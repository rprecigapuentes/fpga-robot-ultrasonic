==> flow/design.v <==
module maquinaestado (
    input wire on,
	input wire LF,
	input wire RF,
	input wire LB,
	input wire RB,
	input wire U,
	input wire clk,
	output reg [3:0] estado
);
reg [30:0]con;
reg lastD;
parameter QUIETO=4'd0, DERECHA=4'd1, IZQUIERDA=4'd2, ADELANTE=4'd3, SETUP=4'd4, OFF=4'd8;
always @(posedge clk) begin 
	case (estado)
	    SETUP: begin
	       con <= con+1;
	       if(on==1'b0) estado <= OFF;
	       else if(con[30]==1'b1)begin
	           estado <= QUIETO;
	       end
	    end
		QUIETO: begin 
			if(on==1'b0) estado = OFF;
            else if ((U==1'b0 & lastD==1'b0) | (RF | RB)==1'b1) estado <= DERECHA;
            else if ((U==1'b0 & lastD==1'b1) | (LF | LB)==1'b1) estado <= IZQUIERDA;
            else if (U==1'b1 | (LB & RB)==1'b1) estado <= ADELANTE;
		end
		DERECHA: begin
            if(on==1'b0) estado <= OFF;
            else if (U==1'b1) estado <= ADELANTE;
            else if ((RF | RB)==1'b0)begin
                estado <= QUIETO; lastD <= 1'b1;
            end 
		end
		IZQUIERDA: begin
            if(on==1'b0) estado <= OFF;
            else if (U==1'b1) estado <= ADELANTE;
            else if ((LF | LB)==1'b0)begin
                estado <= QUIETO; lastD <= 1'b0;
            end
		end
		ADELANTE: begin
            if(on==1'b0) estado <= OFF;
            else if ((LF & RF)==1'b0 | U==1'b0) estado <= QUIETO;
		end
		default: begin
		estado <= SETUP; lastD <= 1'b0; con <= 1'b0;
		end
	endcase 
end
endmodule 
Step by step through the tools: maquinaestado
The steps from the RTL of maquinaestado to its reports follow in flow order.
Line numbers count from 1 in the design file above.
Operators: Yosys type, input widths -> output width; for muxes data width and select width s.
{ "inputs": {"top": "maquinaestado", "clock_port": "clk", "lib": "sky130hd", "pvt_corner": "tt_025C_1v80"} }

Word level
Yosys after proc, flatten, opt, wreduce and memory -nomap, before mapping. Memory bits, and registers merged into a memory's read port (data or address), are not among the register bits. Print and check cells are not counted. Equal cells are merged and count once.
{ "op_classes": {"add_sub_neg": 1, "equal": 15, "muxes": 23, "bitwise": 14, "n_reduce_logical": 5} }
{ "op_table": {"columns": ["operator", "count"], "rows": [
  ["$pmux 31 s2", 1],
  ["$mux 4", 14],
  ["$add 31x1->31 const B", 1],
  ["$pmux 4 s5", 1],
  ["$ne 2x2->1 const B", 6],
  ["$eq 4x2->1 const B", 2],
  ["$ne 4x4->1 const B", 2],
  ["$reduce_and 7->1", 1],
  ["$or 1x1->1", 6],
  ["$ne 3x3->1 const B", 2],
  ["$mux 1", 6],
  ["$ne 5x5->1 const B", 1],
  ["$reduce_and 5->1", 1],
  ["$and 1x1->1", 4],
  ["$not 1->1", 4],
  ["$eq 4x1->1 const B", 1],
  ["$eq 4x3->1 const B", 1],
  ["$logic_not 4->1", 1],
  ["$reduce_or 4->1", 1],
  ["$reduce_or 3->1", 1],
  ["$pmux 1 s3", 1]
]} }
{ "bits": {"register_bits": 36, "in_bits": 7, "out_inout_bits": 4, "wordCells": 61} }

Logic depth
Yosys ltp: most cells in a row. Word level: on the elaborated netlist, between registers, memories and ports. Mapped: between sequential cells and ports; inverters and the memories' decode and read muxes count.
{ "logic_depth": {"word_depth": 7, "ABC_AREA": 1, "ltp_mapped": 9} }

Mapped cells and area
The flow's flattened synthesis, as Yosys stat reports it; memories are mapped. The netlist is that of the ABC_AREA named above (0 if unset); the other value can give another one.
{ "by_type": {"columns": ["type", "count", "type_area_um2"], "rows": [
  ["sky130_fd_sc_hd__edfxtp_1", 36, 1.08E+03],
  ["sky130_fd_sc_hd__nand2_1", 72, 270.259],
  ["sky130_fd_sc_hd__nor2_1", 60, 225.216],
  ["sky130_fd_sc_hd__a21oi_1", 23, 115.11],
  ["sky130_fd_sc_hd__nand3_1", 20, 100.096],
  ["sky130_fd_sc_hd__nor2_4", 8, 90.086],
  ["sky130_fd_sc_hd__inv_1", 19, 71.318],
  ["sky130_fd_sc_hd__o21ai_0", 8, 40.038],
  ["sky130_fd_sc_hd__nand2_2", 6, 37.536],
  ["sky130_fd_sc_hd__nor2_2", 6, 37.536],
  ["sky130_fd_sc_hd__inv_2", 8, 30.029],
  ["sky130_fd_sc_hd__nand2_4", 2, 22.522],
  ["sky130_fd_sc_hd__nor2_8", 1, 20.019],
  ["sky130_fd_sc_hd__o21ai_1", 4, 20.019],
  ["sky130_fd_sc_hd__xor2_1", 2, 17.517],
  ["sky130_fd_sc_hd__o21a_1", 2, 15.014],
  ["sky130_fd_sc_hd__clkbuf_8", 1, 13.763],
  ["sky130_fd_sc_hd__and2_1", 2, 12.512]
]} }
Not listed: further types 8, cells in them 11.
{ "synth_totals": {"cells": 291, "yosys_area_um2": 2292.2, "sequential_area_um2": 1081.0, "ffs": 36} }

Path before layout
Path of least setup slack by OpenSTA after synthesis, without wires, with an ideal clock, recovery checks aside; 20% of the period is set as input and as output delay. Where synthesis merged equal registers, the netlist keeps one of their names.
{ "synth_path": {"path_type": "register -> register", "startpoint": "reg estado[2]", "endpoint": "reg lastD", "tclk_ps": 4370, "t_arrival_ps": 1720, "slack_ps": 2338, "path_delay_ps": 2032, "path_stages": 7, "path_buffers": 0, "period_less_setup_slack_ps": 2032} }
"path_delay_ps" = arrival - input delay + setup time.
"path_stages": output pins that drive a net of the path, with the launching flip-flop's if there is one; two outputs of one cell count as two.
"period_less_setup_slack_ps" = period - worst setup slack (recovery checks aside). The figure is calculated, with input and output delays left at 20% of the set period.
The rows between start and end are the longest chain of elaborated cells between them; the timing report does not say that the signal goes this way. Where chains are equally long, one stands for them.
Each line given opens the expression or statement behind the cell; cells for indexed reads and writes are added by Yosys, which also makes memories of some case tables.
At most two assigning lines are given for a register; there are more.
The path ends at the enable pin of a flip-flop; only ways to that pin are counted.
{ "synth_via": {"cell_sequence": "sky130_fd_sc_hd__edfxtp_1 -> sky130_fd_sc_hd__inv_1 -> sky130_fd_sc_hd__nand2_1 -> sky130_fd_sc_hd__o21ai_0 -> sky130_fd_sc_hd__inv_1 -> sky130_fd_sc_hd__nand2_1 -> sky130_fd_sc_hd__nor3_1", "elab_chain_cells": 4} }
{ "synth_lines": {"columns": ["item", "line", "rtl"], "rows": [
  ["from (decl)", 9, "output reg [3:0] estado"],
  ["from (assign)", 18, "if(on==1'b0) estado <= OFF;"],
  ["from (assign)", 20, "estado <= QUIETO;"],
  ["$logic_not 4->1", 15, "case (estado)"],
  ["$reduce_or 3->1", null, null],
  ["$not 1->1", null, null],
  ["$reduce_and 7->1", null, null],
  ["to (assign)", 33, "estado <= QUIETO; lastD <= 1'b1;"],
  ["to (assign)", 40, "estado <= QUIETO; lastD <= 1'b0;"],
  ["to (decl)", 12, "reg lastD;"]
]} }

Worst path after layout
Path of least setup slack in the final report of flow run A (OpenROAD, finished layout, wires in). Where an end is a register, its clock arrival counts in the times.
The path's times are printed in steps of 10 ps; the period is the one set.
{ "layout_path": {"path_type": "register -> register", "startpoint": "reg estado[3]", "endpoint": "reg con[2]", "tclk_ps": 2080, "t_arrival_ps": 1750, "slack_ps": 490, "path_stages": 7, "path_buffers": 1} }
The rows between start and end are the longest chain of elaborated cells between them; the timing report does not say that the signal goes this way. Where chains are equally long, one stands for them.
At most two assigning lines are given for a register; there are more.
{ "layout_via": {"cell_sequence": "sky130_fd_sc_hd__edfxtp_1 -> sky130_fd_sc_hd__inv_1 -> sky130_fd_sc_hd__nand3_2 -> sky130_fd_sc_hd__nor2_4 -> sky130_fd_sc_hd__buf_4 -> sky130_fd_sc_hd__inv_4 -> sky130_fd_sc_hd__nor3b_1", "elab_chain_cells": 3} }
{ "layout_lines": {"columns": ["item", "line", "rtl"], "rows": [
  ["from (decl)", 9, "output reg [3:0] estado"],
  ["from (assign)", 18, "if(on==1'b0) estado <= OFF;"],
  ["from (assign)", 20, "estado <= QUIETO;"],
  ["$logic_not 4->1", 15, "case (estado)"],
  ["$reduce_or 4->1", null, null],
  ["$pmux 31 s2", 15, null],
  ["to (assign)", 17, "con <= con+1;"],
  ["to (assign)", 48, "estado <= SETUP; lastD <= 1'b0; con <= 1'b0;"],
  ["to (decl)", 11, "reg [30:0]con;"]
]} }

FLOW RESULTS
============

maquinaestado through Yosys and OpenROAD on sky130hd: 2 stored runs, unordered, with their settings and measured results. The constraints put input and output delay at 20% of the set period each and load the outputs with 0.01 pF.
"achievedPeriod_ps" means the clock period less the worst setup slack. The figure is calculated, with input and output delays left at 20% of the set period.
"worst_path_time_ps" means the part of the period allowed to the worst setup path (the constraints hold back 20% at inputs and 20% at outputs) less its slack; where the path has registers, the arrival times of their clocks count too.
"fin_power_w" is the tool's figure for a default switching activity; nothing was simulated.
"worst_path_time_ps" is given in steps of 10 ps.

Flow run A
==> flow/run.sh <==
#!/bin/bash
# the make line also repeats the synthesis and layout settings of config.mk as NAME=value (left out here)
make -C /OpenROAD-flow-scripts/flow DESIGN_CONFIG=/design/flow/config.mk WORK_HOME=/design/flow/orfs CLKGATE_MAP_FILE= finish
==> flow/config.mk <==
export PLATFORM = sky130hd
export DESIGN_NAME = maquinaestado
export DESIGN_NICKNAME = maquinaestado
export VERILOG_FILES = /design/flow/design.v
export SDC_FILE = /design/flow/constraint.sdc
export NUM_CORES = 4
export LEC_CHECK = 0
export ABC_AREA = 1
export CAP_MARGIN = 10
export CORE_MARGIN = 2
export CORE_UTILIZATION = 67
export CTS_CLUSTER_SIZE = 42
export MIN_ROUTING_LAYER = met2
export PLACE_DENSITY_LB_ADDON = 0.1
export SETUP_SLACK_MARGIN = 0.53
export SLEW_MARGIN = 20
export TNS_END_PERCENT = 65
==> flow/constraint.sdc <==
create_clock -name core_clock -period 2.08 [get_ports {clk}]
set_input_delay 0.4160 -clock core_clock [delete_from_list [all_inputs] [get_ports {clk}]]
set_output_delay 0.4160 -clock core_clock [all_outputs]
set_load 0.01 [all_outputs]

==> results of flow run A, as JSON <==
{
  "post_synth_area_um2": 2292.2,
  "design.die.area_um2": 3905.0,
  "finish.stdcell_area_um2": 2652.5,
  "setup_ws_ps": 489,
  "setup_tns_ps": 0,
  "holdWs_ps": 648,
  "fin_power_w": 0.003407,
  "achievedPeriod_ps": 1591,
  "worst_path_time_ps": 1590,
  "critical_path_type": "register -> register"
}

Flow run B
==> flow/run.sh <==
#!/bin/bash
# the make line also repeats the synthesis and layout settings of config.mk as NAME=value (left out here)
make -C /OpenROAD-flow-scripts/flow DESIGN_CONFIG=/design/flow/config.mk WORK_HOME=/design/flow/orfs CLKGATE_MAP_FILE= finish
==> flow/config.mk <==
export PLATFORM = sky130hd
export DESIGN_NAME = maquinaestado
export DESIGN_NICKNAME = maquinaestado
export VERILOG_FILES = /design/flow/design.v
export SDC_FILE = /design/flow/constraint.sdc
export NUM_CORES = 4
export LEC_CHECK = 0
export CAP_MARGIN = 20
export CELL_PAD_IN_SITES_DETAIL_PLACEMENT = 1
export CELL_PAD_IN_SITES_GLOBAL_PLACEMENT = 1
export CORE_ASPECT_RATIO = 1.1
export CORE_MARGIN = 6
export CORE_UTILIZATION = 36
export CTS_CLUSTER_DIAMETER = 137
export MAX_ROUTING_LAYER = met5
export PLACE_DENSITY = 0.54
export SETUP_SLACK_MARGIN = -0.03
export SLEW_MARGIN = 20
export TNS_END_PERCENT = 55
==> flow/constraint.sdc <==
create_clock -name core_clock -period 1.58 [get_ports {clk}]
set_input_delay 0.3160 -clock core_clock [delete_from_list [all_inputs] [get_ports {clk}]]
set_output_delay 0.3160 -clock core_clock [all_outputs]
set_load 0.01 [all_outputs]

==> results of flow run B, as JSON <==
{
  "post_synth_area_um2": 2073.2,
  "design.die.area_um2": 7726.1,
  "finish.stdcell_area_um2": 3161.8,
  "setup_ws_ps": -424,
  "setup_tns_ps": -5839,
  "holdWs_ps": 665,
  "fin_power_w": 0.005374,
  "achievedPeriod_ps": 2004,
  "worst_path_time_ps": 2000,
  "critical_path_type": "register -> register"
}
