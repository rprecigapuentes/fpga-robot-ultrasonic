==> flow/design.v <==
module temporizador #(
parameter BIT_fin=26, fin = 26'd50000000  
)(
input wire clk,
input wire init,
output reg out,
output reg done
);
reg [BIT_fin-1:0]con = 0;
reg status = 0;
parameter START=0, COUNT=1;
always @(posedge clk) begin
	case(status)
		START: begin
			if(init)begin
				out <= 1'b0; 
				con <= 1'b0;
				done <=1'b0;
				status = COUNT;
			end
		end
		COUNT: begin
			out <= 1'b1;
			con <= con+1;
			if(con == fin-1)begin
				done <= 1'b1;
				out <= 1'b0; 
				status = START;
			end
		end
		default:
			status= START;
	endcase
end
endmodule
# Step by step through the tools: temporizador
# What the tools print for temporizador, step after step.
# Line numbers count from 1 in the design file above.
# Cell names lack the library's common part.
inputs:
  top: "temporizador"
  clock_port: "clk"
  cell_library: "sky130hd"
  corner: "tt_025C_1v80"

# Elaborated design
# Source: Yosys, flattened and elaborated, memories not mapped. Widths are those after wreduce. Registers that Yosys merges into a memory's read port (data or address) are not register bits. Print and check cells do not count. Equal cells are merged and count once.
word_totals:
  ff_bits: 29
  input_bits: 2
  word_cells: 19
classes:
  add_sub_neg: 1
  n_eq: 3
  n_mux: 9
  n_logic: 1
  reduce_logical: 1
op_table:
  columns: ["operator", "n"]
  rows:
  - ["26-bit parallel mux with 2-bit select", 1]
  - ["26-bit by 1-bit adder with 26-bit output (second input constant)", 1]
  - ["26-bit equality test (second input constant)", 1]
  - ["26-bit 2-to-1 mux", 1]
  - ["1-bit parallel mux with 2-bit select", 3]
  - ["1-bit 2-to-1 mux", 4]
  - ["2-bit by 1-bit != test with 1-bit output (second input constant)", 1]
  - ["2-bit != test (second input constant)", 1]
  - ["2-bit AND reduction", 1]
  - ["1-bit inverter", 1]

# Logic depth
# Longest topological path by Yosys (ltp), each cell counted once; first at word level (registers and memories cut), then after technology mapping (sequential cells cut; the memories' decode and read muxes count).
logic_depth:
  depth_word: 3
  ABC_AREA: 0
  depth_mapped: 6

# Synthesis result
# The flow's flattened synthesis, as Yosys stat reports it; memories are mapped. The netlist is that of the ABC_AREA named above (0 if unset); the other value can give another one.
by_type:
  columns: ["type", "n", "type_area_um2"]
  rows:
  - ["edfxtp_1", 28, 840.806]
  - ["nand4_1", 11, 68.816]
  - ["a21oi_1", 12, 60.058]
  - ["xor2_1", 6, 52.55]
  - ["nor2_1", 13, 48.797]
  - ["or4_1", 6, 45.043]
  - ["or3_1", 7, 43.792]
  - ["nand2_1", 10, 37.536]
  - ["o31ai_1", 5, 37.536]
  - ["nand3_1", 7, 35.034]
  - ["o21ai_0", 7, 35.034]
  - ["xnor2_1", 4, 35.034]
  - ["and4_1", 3, 26.275]
  - ["nor4_1", 4, 25.024]
  - ["dfxtp_1", 1, 20.019]
  - ["and2_1", 3, 18.768]
  - ["clkbuf_1", 4, 15.014]
  - ["nor3_1", 3, 15.014]
# Not listed: further types 18, cells in them 19.
mapped:
  stdcells: 153
  synth_area_um2: 1609.0
  ffs: 29
  n_buf: 6

# Path before layout
# OpenSTA on the mapped netlist: ideal clock, no wires. The path of least setup slack (recovery checks aside). Input and output delay are each 20% of the period. Register names are those of the netlist, which keeps one name where synthesis merged equal registers.
synth_timing:
  path_type: "reg2reg"
  start: "register con[0]"
  end: "register con[22]"
  period_ns: 1.9
  setup_time_ns: 0.147
  t_first_pin_ns: 0.000
  arrival_ns: 1.790
  slack_ns: -0.037
  delay_ns: 1.937
  path_stages: 6
  path_buffers: 0
  synth_period_reached_ns: 1.937
# "delay_ns" = arrival - input delay + setup time.
# "path_stages" counts driving pins, that of a launching flip-flop among them; a cell with two outputs on the path counts twice.
# "synth_period_reached_ns" is the clock period less the worst setup slack; recovery checks do not enter. This is arithmetic on one report: input and output delays are still those of the set period (20% each).
# The rows between start and end are the longest chain of elaborated cells between them; the timing report does not say that the signal goes this way. Where chains are equally long, one stands for them.
# A line is the first line of the expression or statement that the cell stems from. Yosys adds cells for indexed reads and writes and turns some case tables into memories.
synth_via:
  path_cell_list: "edfxtp_1 ha_1 nand4_2 or4_4 or3_1 a21oi_1"
  elab_chain_cells: 2
  cells_between: 2
  classes_between: "add/sub (1); mux (1)"
synth_lines:
  columns: ["item", "line", "text"]
  rows:
  - ["start: declaration", 9, "reg [BIT_fin-1:0]con = 0;"]
  - ["start: assignment", 17, "con <= 1'b0;"]
  - ["start: assignment", 24, "con <= con+1;"]
  - ["26-bit by 1-bit adder with 26-bit output", 24, null]
  - ["26-bit parallel mux with 2-bit select", 13, "case(status)"]
  - ["end: assignment", 17, null]
  - ["end: assignment", 24, null]
  - ["end: declaration", 9, null]

# Path in the finished layout
# Path of least setup slack in the final report of run 1 (OpenROAD, finished layout, wires in). Where an end is a register, its clock arrival counts in the times.
layout_timing:
  path_type: "reg2reg"
  start: "register con[8]"
  end: "register con[22]"
  period_ns: 1.98
  setup_time_ns: 0.15
  t_first_pin_ns: 0.28
  arrival_ns: 1.99
  slack_ns: 0.13
  path_stages: 5
  path_buffers: 0
# The rows between start and end are the longest chain of elaborated cells between them; the timing report does not say that the signal goes this way. Where chains are equally long, one stands for them.
layout_via:
  path_cell_list: "edfxtp_1 nand4_1 or4_4 or3_1 a21oi_1"
  elab_chain_cells: 2
  cells_between: 2
  classes_between: "add/sub (1); mux (1)"
layout_lines:
  columns: ["item", "line", "text"]
  rows:
  - ["start: declaration", 9, "reg [BIT_fin-1:0]con = 0;"]
  - ["start: assignment", 17, "con <= 1'b0;"]
  - ["start: assignment", 24, "con <= con+1;"]
  - ["26-bit by 1-bit adder with 26-bit output", 24, null]
  - ["26-bit parallel mux with 2-bit select", 13, "case(status)"]
  - ["end: assignment", 17, null]
  - ["end: assignment", 24, null]
  - ["end: declaration", 9, null]

# Design temporizador on sky130hd. What follows are 2 stored runs of the flow, each under its own settings; their order means nothing. The constraints put input and output delay at 20% of the set period each and load the outputs with 0.01 pF.
# "achieved_clock_period_ns": clock period set for the run, less the worst setup slack. It is reckoned from that one timing run; input and output delays stay at 20% of the period that was set.
runs:
  - name: "run 1"
    settings:
      period_ns: 1.98
      SETUP_SLACK_MARGIN: 0.34
      CAP_MARGIN: 20
      CORE_MARGIN: 2
      CORE_UTILIZATION: 40
      SLEW_MARGIN: 20
    results:
      achieved_clock_period_ns: 1.852
      fin_hold_ws_ns: 0.614
      fin_ws_ns: 0.128
      die_footprint_um2: 4546.1
      setupTns_ns: 0.000
      post_synth_area_um2: 1609.0
      stdcell_area_um2: 2187.1
  - name: "run 2"
    settings:
      period_ns: 3.0
      CORE_UTILIZATION: 24
      SETUP_SLACK_MARGIN: 0.16
      PLACE_DENSITY_LB_ADDON: 0.18
      CORE_ASPECT_RATIO: 1.36
      CELL_PAD_IN_SITES_GLOBAL_PLACEMENT: 0
      TNS_END_PERCENT: 30
      ABC_AREA: 0
      MIN_ROUTING_LAYER: "met2"
      CAP_MARGIN: 20
      CORE_MARGIN: 2
      SLEW_MARGIN: 20
    results:
      achieved_clock_period_ns: 2.225
      fin_hold_ws_ns: 0.591
      fin_ws_ns: 0.775
      die_footprint_um2: 7382.8
      setupTns_ns: 0.000
      post_synth_area_um2: 1609.0
      stdcell_area_um2: 1806.7
